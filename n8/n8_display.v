==> flow/design.v <==
module n8_display (
    input clk,
    input right, left, up, down, select, start, a, b,
    output reg[6:0] HEX0, 
    output reg[6:0] HEX1,
    output reg[6:0] HEX2,
    output reg[6:0] HEX3,
    output reg[6:0] HEX4,
    output reg[6:0] HEX5);
    always @(posedge clk) begin
        if (up == 1) begin
            HEX5 = 7'b1000001;
            HEX4 = 7'b0001100;
        end else if (down == 1) begin
            HEX5 = 7'b0100001;
            HEX4 = 7'b0100011;
        end else begin
            HEX5 = 7'b1111111;
            HEX4 = 7'b1111111;
        end
        if (left == 1) begin
            HEX3 = 7'b1000111;
            HEX2 = 7'b0000110;
        end else if (right == 1) begin
            HEX3 = 7'b1001110;
            HEX2 = 7'b1001111;
        end else begin
            HEX3 = 7'b1111111;
            HEX2 = 7'b1111111;
        end        
        if (b == 1) begin
            HEX1 = 7'b0000011;
        end else begin
            HEX1 = 7'b1111111;
        end     
        if (a == 1) begin
            HEX0 = 7'b0001000;
        end else begin
            HEX0 = 7'b1111111;
        end        
    end
endmodule
# --- Step by step through the tools: n8_display ---
# The steps from the RTL of n8_display to its reports follow in flow order.
# Line numbers count from 1 in the design file above.
# Operators carry their Yosys type and port widths (W data, S select, Z words).
# Library cell names are shortened.
setup:
  design: "n8_display"
  clock_port: "clk"
  cell_library: "sky130hd"
  pvt_corner: "tt_025C_1v80"

# --- Word-level counts ---
# Yosys after proc, flatten, opt, wreduce and memory -nomap, before mapping. Enables and synchronous resets that opt folds into registers are not counted as muxes. Memory bits, and registers merged into a memory's read port (data or address), are not among the register bits. Print and check cells are not counted. Equal cells are merged and count once.
bits:
  register_bits: 42
  word_cells: 12
  inputBits: 9
  out_inout_bits: 42
classes:
  n_mux: 6
op_table:
  columns: ["operator", "count"]
  rows:
  - ["$mux W7", 4]
  - ["$mux W6", 2]

# --- Logic depth ---
# Yosys ltp: most cells in a row. Word level: on the elaborated netlist, between registers, memories and ports. Mapped: between sequential cells and ports; inverters and the memories' decode and read muxes count.
logic_depth:
  ltp_word: 1
  abc_area: 0
  mapped_depth: 1
  depth_no_buf: 1

# --- After synthesis ---
# Source: synth_stat.txt of the flow (Yosys; design flattened, memories mapped). It holds for the ABC_AREA given above (unset counts as 0); a run with the other value may have another netlist.
by_type:
  columns: ["type", "count", "type_area_um2"]
  rows:
  - ["buf_4", 34, 255.245]
  - ["dfxtp_1", 8, 160.154]
  - ["inv_1", 4, 15.014]
  - ["nand2b_1", 2, 12.512]
  - ["nor2_1", 2, 7.507]
  - ["conb_1", 1, 3.754]
mapped:
  yosys_area_um2: 454.2
  flip_flops: 8
  stdcells: 51
  n_buf: 34
  sequential_area_um2: 160.2

# --- Worst setup path after synthesis ---
# OpenSTA on the mapped netlist: ideal clock, no wires. The path of least setup slack (recovery checks aside). Input and output delay are each 20% of the period. Register names are those of the netlist, which keeps one name where synthesis merged equal registers.
synth_path:
  kind: "reg2out"
  start: "register (name not given)"
  end: "output HEX0[1]"
  path_buffers: 1
  t_required_ps: 771
  delay_ps: 574
  launch_ps: 0
  output_delay_ps: 193
  driving_pins: 2
  path_slack_ps: 197
  period_ps: 964
  t_arrival_ps: 574
  synth_period_reached_ps: 767
# "delay_ps" = arrival - input delay + setup time.
# At an output port there is no setup time.
# "driving_pins" counts driving pins, that of a launching flip-flop among them; a cell with two outputs on the path counts twice.
# "synth_period_reached_ps" is the clock period less the worst setup slack; recovery checks do not enter. This is arithmetic on one report: input and output delays are still those of the set period (20% each).
synth_between:
  cell_sequence: "dfxtp_1 > buf_4"
synth_rtl:
  columns: ["element", "line", "text"]
  rows:
  - ["end: declaration", 4, "output reg[6:0] HEX0,"]
# Chain of elaborated cells between the ends: none given.

# --- Path in the finished layout ---
# Path of least setup slack in the final report of job 1 (OpenROAD, finished layout, wires in). Where an end is a register, its clock arrival counts in the times.
# The path's times are printed in steps of 10 ps; the period is the one set.
layout_path:
  kind: "reg2out"
  start: "register (name not given)"
  end: "output HEX5[1]"
  period_ps: 1170
  t_required_ps: 940
  path_buffers: 3
  driving_pins: 4
  path_slack_ps: 10
  launch_ps: 250
  output_delay_ps: 230
  t_arrival_ps: 930
layout_between:
  cell_sequence: "dfxtp_4 > buf_6 > buf_6 > buf_6"
layout_rtl:
  columns: ["element", "line", "text"]
  rows:
  - ["end: declaration", 9, "output reg[6:0] HEX5);"]
# Chain of elaborated cells between the ends: none given.

# Flow measurements of n8_display on sky130hd: 2 stored runs with different settings, listed in no order. Input and output delays are each 20% of the period that was set; the output load is 0.01 pF.
# "achieved_period_ps" = clock period - worst setup slack. The figure is calculated, with input and output delays left at 20% of the set period.
# By "timing.worst_path_ps" is meant the share of the clock period that the worst setup path is allowed (20% is reserved at inputs, 20% at outputs), minus its slack. Clock arrival times at its registers enter into it.
# By "total_power_uw" is meant OpenSTA's value without simulated activity: inputs other than the clock are taken to toggle once in ten clock periods, and the tool carries that through the logic.
# "timing.worst_path_ps" is given in steps of 10 ps.
runs:
  - name: "job 1"
    settings:
      period_ns: 1.17
      CORE_UTILIZATION: 29
      SETUP_SLACK_MARGIN: 0.02
      PLACE_DENSITY_LB_ADDON: 0.13
      GPL_TIMING_DRIVEN: 0
      CTS_CLUSTER_SIZE: 77
      SLEW_MARGIN: 35
      MIN_ROUTING_LAYER: "met2"
      CAP_MARGIN: 20
      CORE_MARGIN: 2
    results:
      achieved_period_ps: 1161
      timing.worst_path_ps: 930
      critical_path_kind: "reg2out"
      fin_util_frac: 0.661
      worst_setup_slack_ps: 9
      fin_tns_ps: 0
      dieArea_um2: 1898.8
      finish.stdcell_area_um2: 984.7
      yosys.chip_area_um2: 454.2
      final_hold_ws_ps: 452
      total_power_uw: 796.4
  - name: "job 2"
    settings:
      period_ns: 0.739
      CORE_UTILIZATION: 25
      CAP_MARGIN: 20
      CORE_MARGIN: 2
      SLEW_MARGIN: 20
    results:
      achieved_period_ps: 883
      timing.worst_path_ps: 740
      critical_path_kind: "reg2out"
      fin_util_frac: 0.357
      worst_setup_slack_ps: -144
      fin_tns_ps: -4245
      dieArea_um2: 2173.9
      finish.stdcell_area_um2: 616.8
      yosys.chip_area_um2: 454.2
      final_hold_ws_ps: 369
      total_power_uw: 1053
